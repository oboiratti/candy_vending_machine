==> flow/design.v <==
`timescale 1ns / 1ps
module bcd_to_seven_seg_dec(
  input [3:0] in,
  output reg [7:0] out
);
always @(*)
  case (in)
    4'b0000: out = 8'b0011_1111;
    4'b0001: out = 8'b0000_0110;
    4'b0010: out = 8'b0101_1011; 
    4'b0011: out = 8'b0100_1111;
    4'b0100: out = 8'b0110_0110;
    4'b0101: out = 8'b0110_1101;
    4'b0110: out = 8'b0111_1101;
    4'b0111: out = 8'b0000_0111;
    4'b1000: out = 8'b0111_1111;
    4'b1001: out = 8'b0110_1111;
    default: out = 8'b0000_0000;
  endcase
endmodule
`timescale 1ns / 1ps
module debouncer(
  input clk, reset, 
  input [3:0] key_in,
  output [3:0] key_out
);
key_detector kd0 (
  .clk(clk), 
  .reset(reset), 
  .sw_in(key_in[0]), 
  .sw_out(key_out[0])
);
key_detector kd1 (
  .clk(clk), 
  .reset(reset), 
  .sw_in(key_in[1]), 
  .sw_out(key_out[1])
);
key_detector kd2 (
  .clk(clk), 
  .reset(reset), 
  .sw_in(key_in[2]), 
  .sw_out(key_out[2])
);
key_detector kd3 (
  .clk(clk), 
  .reset(reset), 
  .sw_in(key_in[3]), 
  .sw_out(key_out[3])
);
endmodule
`timescale 1ns / 1ps
module key_detector(
  input clk, reset, 
  input sw_in, 
  output sw_out
);
reg [1:0] sample;
always @(posedge clk or posedge reset)
  if (reset) sample <= 0;
  else begin
    sample[1] <= sample[0];
    sample[0] <= sw_in;
  end
assign sw_out = (sw_in & sample[0]) & (~sample[1]);
endmodule
`timescale 1ns / 1ps
module keypad_map(
  input clk, reset,
  input [3:0] row,
  output reg [2:0] col,
  output reg [2:0] kp_out
);
localparam idle  = 3'b000, 
           col_1 = 3'b001, 
           col_2 = 3'b010, 
           col_3 = 3'b100;
reg [2:0] temp_col;
wire [6:0] col_row;
wire [3:0] db_row;
wire ks = |row;  
always @(posedge clk or posedge reset)
  if (reset) col = col_1;
  else if (ks) temp_col <= col;
  else case (col)
    col_1:  col = col_2;
    col_2:  col = col_3;
    col_3:  col = col_1;
  endcase
debouncer db1 (
    .clk(clk), 
    .reset(reset), 
    .key_in(row), 
    .key_out(db_row)
  );
assign rdb = |db_row;
assign col_row = (rdb) ? {temp_col, db_row} : 7'b000_0000;
always @(posedge clk or posedge reset)
  if (reset) kp_out = 3'b000;
  else case (col_row)
    7'b001_0001: kp_out = 3'b001;  
    7'b010_0010: kp_out = 3'b010;  
    7'b001_1000: kp_out = 3'b101;  
    7'b100_1000: kp_out = 3'b110;  
    7'b010_1000: kp_out = 3'b111;  
    default:     kp_out = 3'b000;   
  endcase
endmodule
`timescale 1ns / 1ps
module keypad_map_top(
  input clk, reset,
  input [3:0] key_in,
  output [7:0] display_column,
  output [7:0] out,
  output [2:0] col
);
wire [7:0] kp_out;
wire [2:0] candy_sum = 3'b000;
keypad_map km1 (
  .clk(clk), 
  .reset(reset),
  .row(key_in),
  .kp_out(kp_out),
  .col(col)
);
seven_seg_top sst (
    .clk(clk), .reset(reset), .sum(kp_out), .candy_sum(candy_sum),  
    .display_column(display_column), .out(out)
  );
endmodule
`timescale 1ns / 1ps
module seven_seg_col_sel(
  input clk, reset,
  input [3:0] sum,
  input [2:0] candy_sum,
  output reg [3:0] data_out,
  output reg [7:0] display_column
);
localparam idle = 4'b0000, 
           col_1 = 4'b0001, 
           col_2 = 4'b0010, 
           col_3 = 4'b0011, 
           col_4 = 4'b0100, 
           col_5 = 4'b0101, 
           col_6 = 4'b0110, 
           col_7 = 4'b0111, 
           col_8 = 4'b1000;
reg [3:0] ns, ps;
wire [7:0] a_sum;
assign a_sum = (sum == 10) ? {4'b0001, 4'b0000} : {4'b1010, sum};
always @(posedge clk or posedge reset)
  if (reset) ps <= idle;
  else ps <= ns;
always @(*)
  case (ps)
    idle:     begin
                data_out <= 4'b1010;
                display_column <= 8'b1111_1111;
                ns <= col_1;
              end
    col_1:    begin
                data_out <= 4'b0000;
                display_column <= 8'b1111_1110;
                ns <= col_2;
              end
    col_2:    begin
                data_out <= 4'b0000;
                display_column <= 8'b1111_1101;
                ns <= col_3;
              end
    col_3:    begin
                data_out <= a_sum[3:0];
                display_column <= 8'b1111_1011;
                ns <= col_4;
              end
    col_4:    begin
                data_out <= a_sum[7:4];
                display_column <= 8'b1111_0111;
                ns <= col_5;
              end
    col_5:    begin
                data_out <= 4'b1010;
                display_column <= 8'b1110_1111;
                ns <= col_6;
              end
    col_6:    begin
                data_out <= {1'b0, candy_sum};
                display_column <= 8'b1101_1111;
                ns <= col_7;
              end
    col_7:    begin
                data_out <= 4'b1010;
                display_column <= 8'b1011_1111;
                ns <= col_8;
              end
    col_8:    begin
                data_out <= 4'b1010;
                display_column <= 8'b0111_1111;
                ns <= col_1;
              end
    default:  begin
                data_out <= 4'b1010;
                display_column <= 8'b1111_1111;
                ns <= idle;
              end
  endcase
endmodule
`timescale 1ns / 1ps
module seven_seg_top(
  input clk, reset,
  input [3:0] sum,
  input [2:0] candy_sum,
  output [7:0] display_column,
  output [7:0] out
);
wire [3:0] data_out;
seven_seg_col_sel seven_seg_col_sel1 (
  .clk(clk), 
  .reset(reset), 
  .sum(sum), 
  .candy_sum(candy_sum), 
  .data_out(data_out), 
  .display_column(display_column)
);
bcd_to_seven_seg_dec bcd_to_seven_seg_dec1(
  .in(data_out), 
  .out(out)
);
endmodule
* From RTL to reports: keypad_map_top
The steps from the RTL of keypad_map_top to its reports follow in flow order.
Lines are those of the file above, counted from 1.
Cell names lack the library's common part.
A cell with n/a has no value.
- Top module :: keypad_map_top
- Clock input :: clk
- Standard-cell library :: sky130hd
- Timing corner :: tt_025C_1v80

* Word-level counts
Source: Yosys, flattened and elaborated, memories not mapped. Widths are those after wreduce. Registers that Yosys merges into a memory's read port (data or address) are not register bits. Print and check cells do not count. Equal cells are merged and count once.
Memory sizes are those after Yosys's memory passes, which may raise the word count (mostly to a power of two), join words into wider ones and drop unused or constant bits.
- Register bits after elaboration :: 21
- Memory bits (read-only) :: 112
- Memory cells :: 1
- Input port bits :: 6
- Cells after elaboration :: 53
** Memories
- (name not given) :: words 16, width 7, rd ports 1, wr ports 0, line 7 : case (in)
- Equal/unequal tests :: 16
- Mux-type cells :: 6
- Bitwise gates (word level) :: 14
- Reductions and logical operators :: 8
** Operator list (count)
- case mux 8 bit (select 8 bit) :: 1
- case mux 4 bit (select 8 bit) :: 1
- == test 4 x 3 -> 1 bit with constant B :: 4
- case mux 3 bit (select 5 bit) :: 1
- == test 7 x 5 -> 1 bit with constant B :: 2
- == test 7 x 6 -> 1 bit with constant B :: 2
- case mux 3 bit (select 3 bit) :: 1
- AND 1 bit :: 8
- == test 4 x 2 -> 1 bit with constant B :: 2
- OR reduction 4 bit :: 2
- case mux 4 bit (select 2 bit) :: 1
- == test 7 bit with constant B :: 1
- 2-to-1 mux 7 bit :: 1
- inverter 1 bit :: 6
- AND reduction 2 bit :: 2
- == test 4 x 1 -> 1 bit with constant B :: 1
- == test 4 bit with constant B :: 1
- logical NOT 4 bit :: 1
- == test 3 x 1 -> 1 bit with constant B :: 1
- == test 3 x 2 -> 1 bit with constant B :: 1
- == test 3 bit with constant B :: 1
- nonzero test 3 bit :: 1
- OR reduction 3 bit :: 1
- OR reduction 2 bit :: 1

* Longest topological paths
Depth = most cells in a row (Yosys ltp): at word level without a register or memory, in the mapped netlist without a sequential cell, where the memories' decode and read muxes count.
- Word-level depth :: 6
- ABC_AREA :: 0
- Gate-level depth with buffers :: 8
- Depth with buffers taken out :: 7

* Synthesis result
Source: synth_stat.txt of the flow (Yosys; design flattened, memories mapped). It holds for the ABC_AREA given above (unset counts as 0); a run with the other value may have another netlist.
** Cell types
- dfrtp_1 :: count 21, total area 525.504 um^2
- edfxtp_1 :: count 3, total area 90.086 um^2
- ha_1 :: count 6, total area 75.072 um^2
- dfstp_2 :: count 2, total area 52.55 um^2
- nor2_1 :: count 12, total area 45.043 um^2
- nand3b_1 :: count 5, total area 37.536 um^2
- nand4b_1 :: count 4, total area 35.034 um^2
- mux2_1 :: count 3, total area 33.782 um^2
- a21oi_1 :: count 5, total area 25.024 um^2
- nand2_1 :: count 6, total area 22.522 um^2
- nor4_1 :: count 3, total area 18.768 um^2
- a211oi_1 :: count 2, total area 15.014 um^2
- nor3_1 :: count 3, total area 15.014 um^2
- a31oi_1 :: count 2, total area 12.512 um^2
- inv_1 :: count 3, total area 11.261 um^2
- or4_4 :: count 1, total area 11.261 um^2
- and3b_2 :: count 1, total area 10.01 um^2
- buf_2 :: count 2, total area 10.01 um^2
Not listed: further types 14, cells in them 15.
- Standard cells after synthesis :: 99
- Mapped area :: 1153.6 um^2
- Sequential area :: 668.1 um^2
- Mapped flip-flops :: 26
- Buffer cells :: 3
The figures by module come from a second, unflattened synthesis with its own total; it is not the netlist above.
- Cell total of the unflattened synthesis :: 118
- Area total of the unflattened synthesis :: 1347.5 um^2
Each row is one instance without its submodules.
** By module
- seven_seg_col_sel :: times used 1, cells 39, area 454.2 um^2
- keypad_map :: times used 1, cells 32, area 409.1 um^2
- key_detector :: times used 4, cells 4, area 62.6 um^2
- bcd_to_seven_seg_dec :: times used 1, cells 30, area 230.2 um^2
- keypad_map_top :: times used 1, cells 1, area 3.8 um^2
- debouncer :: times used 1, cells 0, area 0.0 um^2
- seven_seg_top :: times used 1, cells 0, area 0.0 um^2

* Timing after synthesis
Path of least setup slack by OpenSTA after synthesis, without wires, with an ideal clock, recovery checks aside; 20% of the period is set as input and as output delay. Where synthesis merged equal registers, the netlist keeps one of their names.
- Path type :: register -> output
- From :: reg sst.seven_seg_col_sel1.ps
- To :: out out[3]
- Period :: 2.47 ns
- Output delay :: 0.494 ns
- Arrival :: 1.690 ns
- Slack :: 0.286 ns
- Path delay :: 1.690 ns
- Driving pins on the path :: 7
- Buffers on the path :: 1
- Synthesis period reached :: 2.184 ns
"path delay" = arrival - input delay + setup time.
A path that ends at an output port has no setup time.
"driving pins on the path" counts driving pins, that of a launching flip-flop among them; a cell with two outputs on the path counts twice.
"synthesis period reached" is the clock period less the worst setup slack; recovery checks do not enter. This is arithmetic on one report: input and output delays are still those of the set period (20% each).
Where an end lacks its bit number, it is one bit of the signal, or one of the new flip-flops if synthesis recoded a state register.
The rows between start and end are the longest chain of elaborated cells between them; the timing report does not say that the signal goes this way. Where chains are equally long, one stands for them.
A line is the first line of the expression or statement that the cell stems from. Yosys adds cells for indexed reads and writes and turns some case tables into memories.
A memory read counts as a cell of the chain, while the word-level depth stops at memories.
- Cell sequence :: dfrtp_1 > nor4_1 > buf_2 > a21oi_1 > ha_1 > nor2_1 > a211oi_1
- Cells in the longest elaborated chain :: 4
- Elaborated cells between the ends (all ways) :: 7
- RTL lines with such cells :: 2
- Those cells by class :: eq/ne (4); mux (1); reduce/logical (1); memory (1)
** RTL lines, path after synthesis
- start: declaration :: line 148 : reg [3:0] ns, ps;
- start: assignment :: line 152 : if (reset) ps <= idle;
- start: assignment :: line 153 : else ps <= ns;
- == test 4 x 3 -> 1 bit :: line 155 : case (ps)
- OR reduction 3 bit
- case mux 4 bit (select 2 bit) :: line 155
- memory (16 x 7 bit) :: line 7 : case (in)
- end: declaration :: line 114 : output [7:0] out,

* Path in the finished layout
From the final timing report of record 1: the path of least setup slack in the routed layout; clock arrival at registers is part of the times.
- Path type :: register -> output
- From :: reg sst.seven_seg_col_sel1.ps
- To :: out out[3]
- Period :: 3.15 ns
- Output delay :: 0.63 ns
- Arrival :: 2.39 ns
- Slack :: 0.13 ns
- Driving pins on the path :: 7
- Buffers on the path :: 1
Where an end lacks its bit number, it is one bit of the signal, or one of the new flip-flops if synthesis recoded a state register.
The rows between start and end are the longest chain of elaborated cells between them; the timing report does not say that the signal goes this way. Where chains are equally long, one stands for them.
A memory read counts as a cell of the chain, while the word-level depth stops at memories.
- Cell sequence :: dfrtp_1 > nor4_2 > a21oi_2 > ha_1 > nor2_1 > a211oi_1 > clkdlybuf4s50_1
- Cells in the longest elaborated chain :: 4
- Elaborated cells between the ends (all ways) :: 7
- RTL lines with such cells :: 2
- Those cells by class :: eq/ne (4); mux (1); reduce/logical (1); memory (1)
** RTL lines, path after layout
- start: declaration :: line 148 : reg [3:0] ns, ps;
- start: assignment :: line 152 : if (reset) ps <= idle;
- start: assignment :: line 153 : else ps <= ns;
- == test 4 x 3 -> 1 bit :: line 155 : case (ps)
- OR reduction 3 bit
- case mux 4 bit (select 2 bit) :: line 155
- memory (16 x 7 bit) :: line 7 : case (in)
- end: declaration :: line 114 : output [7:0] out,

Stored flow runs of keypad_map_top (2 of them; Yosys, OpenROAD, sky130hd). They differ in their settings and are not a sequence. Constraints: input delay and output delay 20% of the set period each, output load 0.01 pF.

** Record 1
- Settings :: period_ns=3.15; CAP_MARGIN=20; CORE_MARGIN=2; CORE_UTILIZATION=40; SLEW_MARGIN=20
- Chip area after synthesis (Yosys) :: 1153.6 um^2
- Die footprint :: 3329.9 um^2
- Standard-cell area after routing :: 1467.7 um^2
- Smallest setup slack :: 0.131 ns
- Sum of negative setup slack :: 0.000 ns
- Worst hold slack in the final report :: 0.391 ns

** Record 2
- Settings :: period_ns=3.06; CORE_UTILIZATION=66; PLACE_DENSITY_LB_ADDON=0.06; CORE_MARGIN=2; TNS_END_PERCENT=85; ABC_AREA=1; GPL_TIMING_DRIVEN=1; SLEW_MARGIN=40; MAX_ROUTING_LAYER=met5; CAP_MARGIN=20
- Chip area after synthesis (Yosys) :: 1305.0 um^2
- Die footprint :: 2348.9 um^2
- Standard-cell area after routing :: 1649.1 um^2
- Smallest setup slack :: 0.130 ns
- Sum of negative setup slack :: 0.000 ns
- Worst hold slack in the final report :: 0.395 ns
